==> flow/design.v <==
module Branch_Predictor#(
    parameter ENTRY_BITS = 4
)(
    input clk,
    input RESET,
    input [31:0] PC_F,  
    output [31:0] PrALUResult_F,
    output PrPCSrc_F,
    input [31:0] PC_E,
    input WE_PrPCSrc,  
    input WE_PrALUResult,  
    input [31:0] ALUResult_E,
    input PCSrc_E
);
    localparam PRD_BITS = 2;  
    localparam ENTRIES = 2 ** ENTRY_BITS;
    reg [PRD_BITS-1:0] EntryPB  [ENTRIES-1:0];
    reg [31:0]         EntryTA  [ENTRIES-1:0];  
    wire [ENTRY_BITS-1:0]  set_addr_F, set_addr_E;
    wire [31:0]         set_TA_F,   set_TA_E;
    wire [PRD_BITS-1:0] set_PB_F,   set_PB_E;
    wire taken_F, taken_E;
    always @(posedge clk or posedge RESET) begin
        if(RESET) begin
            for(integer j=0; j<ENTRIES; j=j+1) 
                EntryTA[j] <= 0;
        end
        else if(WE_PrALUResult) EntryTA[set_addr_E] <= ALUResult_E;
    end 
    always @(posedge clk or posedge RESET) begin
        if(RESET) 
            for(integer j=0; j<ENTRIES; j=j+1) 
                EntryPB[j] <= 2'b10;
        else if(WE_PrPCSrc) begin  
            case(set_PB_E)
                2'b00: EntryPB[set_addr_E] <= (taken_E) ? 2'b01 : 2'b00;
                2'b01: EntryPB[set_addr_E] <= (taken_E) ? 2'b11 : 2'b00;
                2'b10: EntryPB[set_addr_E] <= (taken_E) ? 2'b11 : 2'b00;
                2'b11: EntryPB[set_addr_E] <= (taken_E) ? 2'b11 : 2'b10;
            endcase
        end
    end
    assign set_addr_F = PC_F[(ENTRY_BITS+1):2];
    assign set_addr_E = PC_E[(ENTRY_BITS+1):2];
    assign set_TA_F  = EntryTA[set_addr_F];
    assign set_PB_F  = EntryPB[set_addr_F];       
    assign set_TA_E  = EntryTA[set_addr_E];
    assign set_PB_E  = EntryPB[set_addr_E];
    assign taken_F = (set_PB_F >= 2'b10);
    assign taken_E = PCSrc_E;
    assign PrALUResult_F = (taken_F) ? set_TA_F : 32'd0;
    assign PrPCSrc_F = (taken_F) ? 1'b1 : 1'b0;
    initial begin
        for(integer j=0; j<ENTRIES; j=j+1) begin
            EntryPB[j] <= 2'b01;
            EntryTA[j] <= 0;
        end
    end
endmodule
======== From RTL to reports: Branch_Predictor ========
What the tools print for Branch_Predictor, step after step.
Lines are those of the file above, counted from 1.
The mark n/a stands for no value.
inputs
  top ..................................... Branch_Predictor
  clock port .............................. clk
  standard-cell library ................... sky130hd
  library corner .......................... tt_025C_1v80

======== Word level ========
Yosys after proc, flatten, opt, wreduce and memory -nomap, before mapping. Print and check cells are not counted.
word-level totals
  bits in latches ......................... 0
  RAM bits ................................ 0
  clocked read ports x word width ......... 0
  input bits .............................. 101
  output and inout bits ................... 33
  memory cells ............................ 0
  memory bits (read-only) ................. 0
  register bits ........................... 544
cells by class
  $add $sub $neg .......................... 0
  order comparisons ....................... 1
  reduce/logical cells .................... 37
  multipliers ............................. 0
  divide/modulo/power cells ............... 0
  muxes and demuxes ....................... 72
  bitwise gates (word level) .............. 0
  shift-type cells ........................ 0
  equal/unequal tests ..................... 81
operators by type and width
  cell                                                                      number
  32-bit case mux with 16-bit select                                        1
  2-bit two-way mux                                                         49
  2-bit by 1-bit inequality test with 1-bit output (second input constant)  48
  2-bit case mux with 3-bit select                                          16
  5-bit AND reduction                                                       16
  4-bit equality test (second input constant)                               16
  2-bit case mux with 16-bit select                                         2
  2-bit AND reduction                                                       16
  4-bit by 3-bit equality test with 1-bit output (second input constant)    8
  32-bit two-way mux                                                        1
  4-bit by 2-bit equality test with 1-bit output (second input constant)    4
  4-bit by 1-bit equality test with 1-bit output (second input constant)    2
  4-bit zero test                                                           2
  2-bit equality test (second input constant)                               2
  4-bit nonzero test                                                        1
  1-bit two-way mux                                                         3
  2-bit by 1-bit equality test with 1-bit output (second input constant)    1
  2-bit >= comparator (second input constant)                               1
  2-bit zero test                                                           1
  2-bit OR reduction                                                        1

======== Longest topological paths ========
Depth = most cells in a row (Yosys ltp): at word level without a register or memory, in the mapped netlist without a sequential cell, where the memories' decode and read muxes count.
logic depth
  word-level depth ........................ 6
  ABC_AREA ................................ 0
  gate-level depth with buffers ........... 12
  gate-level depth less buffers ........... 9

======== Synthesis result ========
Yosys stat after the flow's synthesis: flattened, memories mapped to cells. It holds for the ABC_AREA given above (unset counts as 0); a run with the other value may have another netlist.
Totals and module areas in this step are rounded.
mapped netlist
  cell area after synthesis ............... 25300 µm²
  buffer cells ............................ 175
  mapped cells ............................ 1940
  flip-flop cells ......................... 544
cell types
  cell                       number
  sky130_fd_sc_hd__dfrtp_1   528
  sky130_fd_sc_hd__mux2_2    526
  sky130_fd_sc_hd__a22oi_1   116
  sky130_fd_sc_hd__dfstp_2   16
  sky130_fd_sc_hd__buf_2     80
  sky130_fd_sc_hd__o21ai_0   63
  sky130_fd_sc_hd__o22ai_1   50
  sky130_fd_sc_hd__mux2_1    27
  sky130_fd_sc_hd__nor2_1    79
  sky130_fd_sc_hd__a222oi_1  24
  sky130_fd_sc_hd__mux2i_1   24
  sky130_fd_sc_hd__clkbuf_1  61
  sky130_fd_sc_hd__nand2_1   58
  sky130_fd_sc_hd__a311oi_2  14
  sky130_fd_sc_hd__a22o_1    23
  sky130_fd_sc_hd__buf_6     17
  sky130_fd_sc_hd__a21oi_1   37
  sky130_fd_sc_hd__a211oi_2  14
Not listed: further types 46, cells in them 183.

======== Worst setup path after synthesis ========
OpenSTA on the mapped netlist: ideal clock, no wires. The path of least setup slack (recovery checks aside). Input and output delay are each 20% of the period. Register names are those of the netlist, which keeps one name where synthesis merged equal registers.
timing post-synthesis
  path kind ............................... input port to output port
  from .................................... in PC_F[4]
  to ...................................... out PrALUResult_F[0]
  setup slack ............................. 1.976 ns
  path delay .............................. 1.348 ns
  stages on the path ...................... 9
  arrival time ............................ 2.456 ns
  path buffers ............................ 4
  launch time at the first pin ............ 1.108 ns
  data required time ...................... 4.432 ns
  clock period ............................ 5.54 ns
  output delay ............................ 1.108 ns
  synthesis period reached ................ 3.564 ns
"path delay" = arrival - input delay + setup time.
A path that ends at an output port has no setup time.
"stages on the path": output pins that drive a net of the path, with the launching flip-flop's if there is one; two outputs of one cell count as two.
"synthesis period reached" is the clock period less the worst setup slack; recovery checks do not enter. This is arithmetic on one report: input and output delays are still those of the set period (20% each).
The rows between start and end are the longest chain of elaborated cells between them; the timing report does not say that the signal goes this way. Where chains are equally long, one stands for them.
A line is the first line of the expression or statement that the cell stems from. Yosys adds cells for indexed reads and writes and turns some case tables into memories.
on the way, post-synthesis
  cells stage by stage .................... sky130_fd_sc_hd__buf_6 > sky130_fd_sc_hd__buf_6 > sky130_fd_sc_hd__buf_6 > sky130_fd_sc_hd__nor2b_4 > sky130_fd_sc_hd__buf_2 > sky130_fd_sc_hd__a22oi_1 > sky130_fd_sc_hd__o22ai_1 > sky130_fd_sc_hd__a21oi_1 > sky130_fd_sc_hd__a311oi_1
  length of the longest elaborated chain .. 4
  elaborated cells between the ends (all ways) .. 20
  classes of those cells .................. compare: 1; eq/ne: 15; mux: 3; reduce/logical: 1
RTL lines, path post-synthesis
  element                            RTL line  text
  start, declared                    6         input [31:0] PC_F,
  4-bit equality test                46        assign set_PB_F  = EntryPB[set_addr_F];
  2-bit case mux with 16-bit select  46
  2-bit >= comparator                49        assign taken_F = (set_PB_F >= 2'b10);
  32-bit two-way mux                 51        assign PrALUResult_F = (taken_F) ? set_TA_F : 32'd0;
  end, declared                      7         output [31:0] PrALUResult_F,

======== Timing after layout ========
From the final timing report of run 1: the path of least setup slack in the routed layout; clock arrival at registers is part of the times.
timing after layout
  path kind ............................... input port to output port
  from .................................... in PC_F[3]
  to ...................................... out PrALUResult_F[18]
  stages on the path ...................... 10
  setup slack ............................. 0.07 ns
  arrival time ............................ 3.08 ns
  launch time at the first pin ............ 0.79 ns
  data required time ...................... 3.15 ns
  path buffers ............................ 5
  output delay ............................ 0.79 ns
  clock period ............................ 3.94 ns
The rows between start and end are the longest chain of elaborated cells between them; the timing report does not say that the signal goes this way. Where chains are equally long, one stands for them.
on the way, after layout
  cells stage by stage .................... sky130_fd_sc_hd__buf_2 > sky130_fd_sc_hd__mux2_2 > sky130_fd_sc_hd__a32oi_1 > sky130_fd_sc_hd__a22oi_1 > sky130_fd_sc_hd__buf_4 > sky130_fd_sc_hd__o41ai_4 > sky130_fd_sc_hd__buf_12 > sky130_fd_sc_hd__buf_4 > sky130_fd_sc_hd__a311oi_2 > sky130_fd_sc_hd__dlygate4sd2_1
  length of the longest elaborated chain .. 4
  elaborated cells between the ends (all ways) .. 20
  classes of those cells .................. compare: 1; eq/ne: 15; mux: 3; reduce/logical: 1
RTL lines, path after layout
  element                            RTL line  text
  start, declared                    6         input [31:0] PC_F,
  4-bit equality test                46        assign set_PB_F  = EntryPB[set_addr_F];
  2-bit case mux with 16-bit select  46
  2-bit >= comparator                49        assign taken_F = (set_PB_F >= 2'b10);
  32-bit two-way mux                 51        assign PrALUResult_F = (taken_F) ? set_TA_F : 32'd0;
  end, declared                      7         output [31:0] PrALUResult_F,

Appendix: measured runs

Settings and measured results of 2 stored flow runs for module Branch_Predictor (sky130hd), not sorted in any way. The constraints put input and output delay at 20% of the set period each and load the outputs with 0.01 pF.
By "clock period reached" is meant the clock period of the run minus its worst setup slack. This is arithmetic on one report: input and output delays are still those of the set period (20% each).
"time on the worst setup path": the worst setup path's part of the clock period (all of it between registers, 20% less for each end at a port) less its slack. A launch clock that arrives late makes it longer, a capture clock that arrives late makes it shorter.
"total power after layout" rests on the timing tool's default activity at the inputs, not on a simulated workload.
Results are given in rounded form.

---- run 1 ----
settings
  period_ns = 3.94
  CORE_UTILIZATION = 19
  PLACE_DENSITY_LB_ADDON = 0.05
  GPL_ROUTABILITY_DRIVEN = 0
  CTS_CLUSTER_SIZE = 27
  CTS_CLUSTER_DIAMETER = 326
  CAP_MARGIN = 20
  CORE_MARGIN = 2
  SLEW_MARGIN = 20
results
  clock period reached .................... 3.866 ns
  die outline area ........................ 136000 µm²
  smallest setup slack .................... 0.074 ns
  utilization after routing ............... 0.235
  mapped cell area after synthesis ........ 25300 µm²
  standard-cell area of the final layout .. 30900 µm²
  time on the worst setup path ............ 2.29 ns
  critical path type ...................... input port to output port
  total power after layout ................ 13.9 mW
  worst-case hold slack ................... 0.499 ns
  total negative setup slack .............. 0.000 ns

---- run 2 ----
settings
  period_ns = 3.01
  SETUP_SLACK_MARGIN = 0.26
  CAP_MARGIN = 20
  CORE_MARGIN = 2
  CORE_UTILIZATION = 40
  SLEW_MARGIN = 20
results
  total power after layout ................ 21.1 mW
  worst-case hold slack ................... 0.486 ns
  clock period reached .................... 3.260 ns
  smallest setup slack .................... -0.250 ns
  mapped cell area after synthesis ........ 25300 µm²
  standard-cell area of the final layout .. 30900 µm²
  total negative setup slack .............. -5.28 ns
  die outline area ........................ 65300 µm²
  utilization after routing ............... 0.492
  time on the worst setup path ............ 2.66 ns
  critical path type ...................... flip-flop to output port
