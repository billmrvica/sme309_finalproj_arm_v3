==> flow/design.v <==
module MCycle #(
    parameter width = 32
)(
    input CLK,  
    input RESET,  
    input Start,  
    input MCycleOp,  
    input [width-1:0] Operand1,  
    input [width-1:0] Operand2,  
    output [width-1:0] Result,  
    output Busy,  
    output Ready
);
    localparam MUL = 1'b0;
    localparam DIV = 1'b1;
    reg Op;
    reg [width-1:0] Operand1_reg, Operand2_reg;
    reg [(2*width-1):0] imm;
    reg [$clog2(width):0] cnt;
    reg d_Busy;
    always @(posedge CLK) begin
        d_Busy <= Busy;
    end
    assign Ready = ({Busy, d_Busy} == 2'b01) ? 1 : 0;
    always @(posedge CLK or posedge RESET) begin
        if(RESET) begin
            Op <= MUL;
            Operand1_reg <= 0;
            Operand2_reg <= 0;
        end
        else if(Start && (cnt==0)) begin
            Op <= MCycleOp;
            Operand1_reg <= Operand1;
            Operand2_reg <= Operand2;
        end
        else begin
            Op <= Op;
            Operand1_reg <= Operand1_reg;
            Operand2_reg <= Operand2_reg;
        end
    end
    always @(posedge CLK or posedge RESET) begin
        if(RESET) cnt <= 0;
        else if(Start && (cnt==0)) cnt <= cnt + 1;
        else if((cnt >0) && (cnt <=width)) cnt <= cnt + 1;
        else if(cnt == width + 1) cnt <= 0;
        else cnt <= 0;
    end
    wire [width:0] alu_out;
    assign alu_out = (Op == MUL) ? (Operand2_reg + imm[(2*width-1):width]) : ({1'b0, imm[(2*width-1):width]} + ~({1'b0, Operand2_reg}) + 1);
    always @(posedge CLK or posedge RESET) begin
        if(RESET) imm <= 0;
        else if(Start && (cnt==0)) imm <= {{(width){1'b0}}, Operand1};
        else if((cnt >0) && (cnt <=width)) begin
            case(Op)
                MUL: imm <= (imm[0]==1) ? ({alu_out, imm[width-1:0]} >> 1) : imm >> 1;
                DIV: imm <= (alu_out[width]==1) ? {imm[(2*width-2):0], 1'b0} : {alu_out[width-2:0], imm[(width-1):0], 1'b1};
            endcase
        end
        else if(cnt == width+1) begin
            case(Op)
                MUL: imm <= imm;
                DIV: imm <= (alu_out[width]==1) ? {imm[(2*width-2):0], 1'b0} : {alu_out[width-2:0], imm[(width-1):0], 1'b1};
            endcase
        end
        else imm <= imm;
    end
    assign Result = imm[(width-1):0];
    assign Busy = ((cnt>0) && (cnt <=width)) || Start;
endmodule
From RTL to reports: MCycle
Tool output for the design above, in the order of the flow. Line numbers count from 1 in the design file above. Operators: Yosys type, input widths -> output width; for muxes data width and select width s. Library cell names are shortened. Not given: n/a

Top module: MCycle. Clock input: CLK. Library: sky130hd. Library corner: tt_025C_1v80.

After elaboration
Source: Yosys, flattened and elaborated, memories not mapped. Widths are those after wreduce. Registers that Yosys merges into a memory's read port (data or address) are not register bits. Print and check cells do not count. Equal cells are merged and count once.

For reduce/logical cells the number is 6. The entry for bitwise operators reads 2. The entry for $add $sub $neg reads 4. The entry for equality and inequality tests reads 3. Mux-type cells: 11. Order comparisons: 2.

Operators with widths (number): $mux 64 (6); $pmux 64 s2 (1); $add 32x32->33 (1); $add 32x33->33 (1); $not 32->33 (1); $add 33x1->33 const B (1); $mux 33 (1); $mux 6 (2); $add 6x1->6 const B (1); $gt 6x1->1 const B (1); $le 6x6->1 const B (1); $eq 6x6->1 const B (1); $logic_not 6->1 (1); $ne 3x3->1 const B (1); $reduce_bool 3->1 (1); $logic_and 1x1->1 (2); $eq 2x1->1 const B (1); $reduce_and 2->1 (1); $logic_or 1x1->1 (1); $not 1->1 (1); $mux 1 (1).

The figure for output and inout bits is 34. The figure for input bits is 68. For register bits after elaboration the number is 104. The figure for cells after elaboration is 33.

Longest topological paths
Longest topological path by Yosys (ltp), each cell counted once; first at word level (registers and memories cut), then after technology mapping (sequential cells cut; the memories' decode and read muxes count).

The figure for depth after elaboration is 9. ABC_AREA: 0. The entry for depth in mapped cells reads 15. For gate-level depth less buffers the number is 13.

After synthesis
Source: synth_stat.txt of the flow (Yosys; design flattened, memories mapped). It holds for the ABC_AREA given above (unset counts as 0); a run with the other value may have another netlist. Totals and module areas in this step are rounded.

The entry for buffer cells reads 109. The figure for mapped area is 0.0091 mm². For sequential part of the area the number is 0.0026 mm². Standard cells after synthesis: 1151. Under mapped flip-flops stands 104.

Cell types: dfrtp_1 (number 103, area in all 2.58E+03 µm²); ha_1 (number 67, area in all 838.304 µm²); nand2_1 (number 163, area in all 611.837 µm²); a21oi_1 (number 118, area in all 590.566 µm²); o21ai_0 (number 86, area in all 430.413 µm²); a221o_1 (number 37, area in all 370.355 µm²); buf_4 (number 38, area in all 285.274 µm²); nor2_1 (number 70, area in all 262.752 µm²); inv_1 (number 68, area in all 255.245 µm²); xnor2_1 (number 26, area in all 227.718 µm²); mux2i_1 (number 19, area in all 190.182 µm²); clkbuf_1 (number 48, area in all 180.173 µm²); a211oi_1 (number 21, area in all 157.651 µm²); o211ai_1 (number 16, area in all 120.115 µm²); o31ai_1 (number 13, area in all 97.594 µm²); nor2b_1 (number 15, area in all 93.84 µm²); buf_2 (number 17, area in all 85.082 µm²); nand3_1 (number 17, area in all 85.082 µm²).

Not listed: further types 65, cells in them 209.

Worst setup path after synthesis
Source: OpenSTA report_checks on the synthesized netlist (no wires, ideal clock, input and output delay 20% of the period each), path of least setup slack; recovery checks are left aside. Register names are those of the netlist, which keeps one name where synthesis merged equal registers.

Path type: reg-to-reg. Start: register imm[32]. End: register imm[51]. The figure for arrival is 2.846 ns. Under period stands 2.92 ns. Under path buffers stands 1. The figure for stages is 14. The entry for setup slack reads -0.052 ns. Path delay: 2.972 ns. Data required time: 2.794 ns. Under synthesis period reached stands 2.972 ns.

"path delay" is the arrival time less input delay plus setup time. "stages": output pins that drive a net of the path, with the launching flip-flop's if there is one; two outputs of one cell count as two. "synthesis period reached" is the clock period less the worst setup slack; recovery checks do not enter. This is arithmetic on one report: input and output delays are still those of the set period (20% each). The rows between start and end are the longest chain of elaborated cells between them; the timing report does not say that the signal goes this way. Where chains are equally long, one stands for them. Each line given opens the expression or statement behind the cell; cells for indexed reads and writes are added by Yosys, which also makes memories of some case tables. At most two assigning lines are given for a register; there are more.

Cells stage by stage: dfrtp_1 > inv_1 > ha_1 > fa_1 > nor2b_1 > o31a_1 > o21ai_1 > a211oi_1 > nor4_1 > nor3_2 > a31o_2 > buf_6 > mux2_4 > a221o_1. Cells in the longest elaborated chain: 8. Under elaborated cells between the ends (all ways) stands 11. Classes of those cells: add/sub: 3; mux: 8.

Ends and longest elaborated chain, after synthesis: start, declared (line 18) `reg [(2*width-1):0] imm;`; start, assigned (line 53) `else if(Start && (cnt==0)) imm <= {{(width){1'b0}}, Operand1};`; start, assigned (line 56) `MUL: imm <= (imm[0]==1) ? ({alu_out, imm[width-1:0]} >> 1) : imm >> 1;`; $add 32x33->33 (line 50) `assign alu_out = (Op == MUL) ? (Operand2_reg + imm[(2*width-1):width]) : ({1'b0, imm[(2*width-1):width]} + ~({ ...`; $add 33x1->33 (line 50); $mux 33 (line 50); $mux 64 (line 63) `DIV: imm <= (alu_out[width]==1) ? {imm[(2*width-2):0], 1'b0} : {alu_out[width-2:0], imm[(width-1):0], 1'b1};`; $mux 64 (line 61) `case(Op)`; $mux 64 (line 60) `else if(cnt == width+1) begin`; $mux 64 (line 54) `else if((cnt >0) && (cnt <=width)) begin`; $mux 64 (line 53); end, assigned (line 53); end, assigned (line 56); end, declared (line 18).

Path in the finished layout
Path of least setup slack in the final report of run B (OpenROAD, finished layout, wires in). Where an end is a register, its clock arrival counts in the times.

Path type: reg-to-output. Start: register cnt[0]. End: output port Ready. The figure for stages is 9. The figure for arrival is 2.56 ns. Under period stands 3.38 ns. Under path buffers stands 1. Data required time: 2.70 ns. The entry for setup slack reads 0.14 ns.

The rows between start and end are the longest chain of elaborated cells between them; the timing report does not say that the signal goes this way. Where chains are equally long, one stands for them. At most two assigning lines are given for a register; there are more.

Cells stage by stage: dfrtp_1 > inv_1 > ha_1 > nand2_1 > nor2_1 > nor2b_1 > or2_2 > nor2_1 > clkdlybuf4s50_1. Cells in the longest elaborated chain: 5. Under elaborated cells between the ends (all ways) stands 6. Classes of those cells: compare: 2; eq/ne: 1; mux: 1; reduce/logical: 2.

Ends and longest elaborated chain, post-layout: start, declared (line 19) `reg [$clog2(width):0] cnt;`; start, assigned (line 44) `else if(Start && (cnt==0)) cnt <= cnt + 1;`; start, assigned (line 45) `else if((cnt >0) && (cnt <=width)) cnt <= cnt + 1;`; $gt 6x1->1 (line 69) `assign Busy = ((cnt>0) && (cnt <=width)) || Start;`; $logic_and 1x1->1 (line 69); $logic_or 1x1->1 (line 69); $eq 2x1->1 (line 24) `assign Ready = ({Busy, d_Busy} == 2'b01) ? 1 : 0;`; $mux 1 (line 24); end, declared (line 12) `output Ready`.

Appendix: measured runs

Measured results for MCycle: 2 stored runs of the Yosys and OpenROAD flow on sky130hd. The settings differ; the order carries no meaning. The constraints put input and output delay at 20% of the set period each and load the outputs with 0.01 pF. By "achieved period" is meant the clock period of the run minus its worst setup slack. This is arithmetic on one report: input and output delays are still those of the set period (20% each). "critical setup path time": the worst setup path's part of the clock period (all of it between registers, 20% less for each end at a port) less its slack. A launch clock that arrives late makes it longer, a capture clock that arrives late makes it shorter. Results are given in rounded form.

Files of run A:
==> flow/run.sh <==
#!/bin/bash
# the make line also repeats the synthesis and layout settings of config.mk as NAME=value (left out here)
make -C /OpenROAD-flow-scripts/flow DESIGN_CONFIG=/design/flow/config.mk WORK_HOME=/design/flow/orfs CLKGATE_MAP_FILE= finish
==> flow/config.mk <==
export PLATFORM = sky130hd
export DESIGN_NAME = MCycle
export DESIGN_NICKNAME = MCycle
export VERILOG_FILES = /design/flow/design.v
export SDC_FILE = /design/flow/constraint.sdc
export NUM_CORES = 4
export LEC_CHECK = 0
export CAP_MARGIN = 10
export CELL_PAD_IN_SITES_DETAIL_PLACEMENT = 1
export CORE_MARGIN = 2
export CORE_UTILIZATION = 51
export GPL_ROUTABILITY_DRIVEN = 0
export GPL_TIMING_DRIVEN = 1
export HOLD_SLACK_MARGIN = -0.08
export PLACE_DENSITY_LB_ADDON = 0.07
export SLEW_MARGIN = 20
export TNS_END_PERCENT = 80
==> flow/constraint.sdc <==
create_clock -name core_clock -period 3.07 [get_ports {CLK}]
set_input_delay 0.6140 -clock core_clock [delete_from_list [all_inputs] [get_ports {CLK}]]
set_output_delay 0.6140 -clock core_clock [all_outputs]
set_load 0.01 [all_outputs]

Outcome of run A: stopped before the end: routing reported GRT-0232.

Files of run B:
==> flow/run.sh <==
#!/bin/bash
# the make line also repeats the synthesis and layout settings of config.mk as NAME=value (left out here)
make -C /OpenROAD-flow-scripts/flow DESIGN_CONFIG=/design/flow/config.mk WORK_HOME=/design/flow/orfs CLKGATE_MAP_FILE= finish
==> flow/config.mk <==
export PLATFORM = sky130hd
export DESIGN_NAME = MCycle
export DESIGN_NICKNAME = MCycle
export VERILOG_FILES = /design/flow/design.v
export SDC_FILE = /design/flow/constraint.sdc
export NUM_CORES = 4
export LEC_CHECK = 0
export CAP_MARGIN = 20
export CORE_MARGIN = 2
export CORE_UTILIZATION = 40
export SLEW_MARGIN = 20
==> flow/constraint.sdc <==
create_clock -name core_clock -period 3.38 [get_ports {CLK}]
set_input_delay 0.6760 -clock core_clock [delete_from_list [all_inputs] [get_ports {CLK}]]
set_output_delay 0.6760 -clock core_clock [all_outputs]
set_load 0.01 [all_outputs]

Results of run B. The summed negative setup slack reads 0.000 ns. The final worst hold slack reads 0.53 ns. The utilization after routing stands at 0.49. The worst setup slack after layout stands at 0.14 ns. The achieved period stands at 3.236 ns. For the critical setup path time the run shows 2.56 ns. Class of the worst setup path: reg-to-output. The measured die size is 0.024 mm². The post-synthesis cell area is 0.0091 mm².
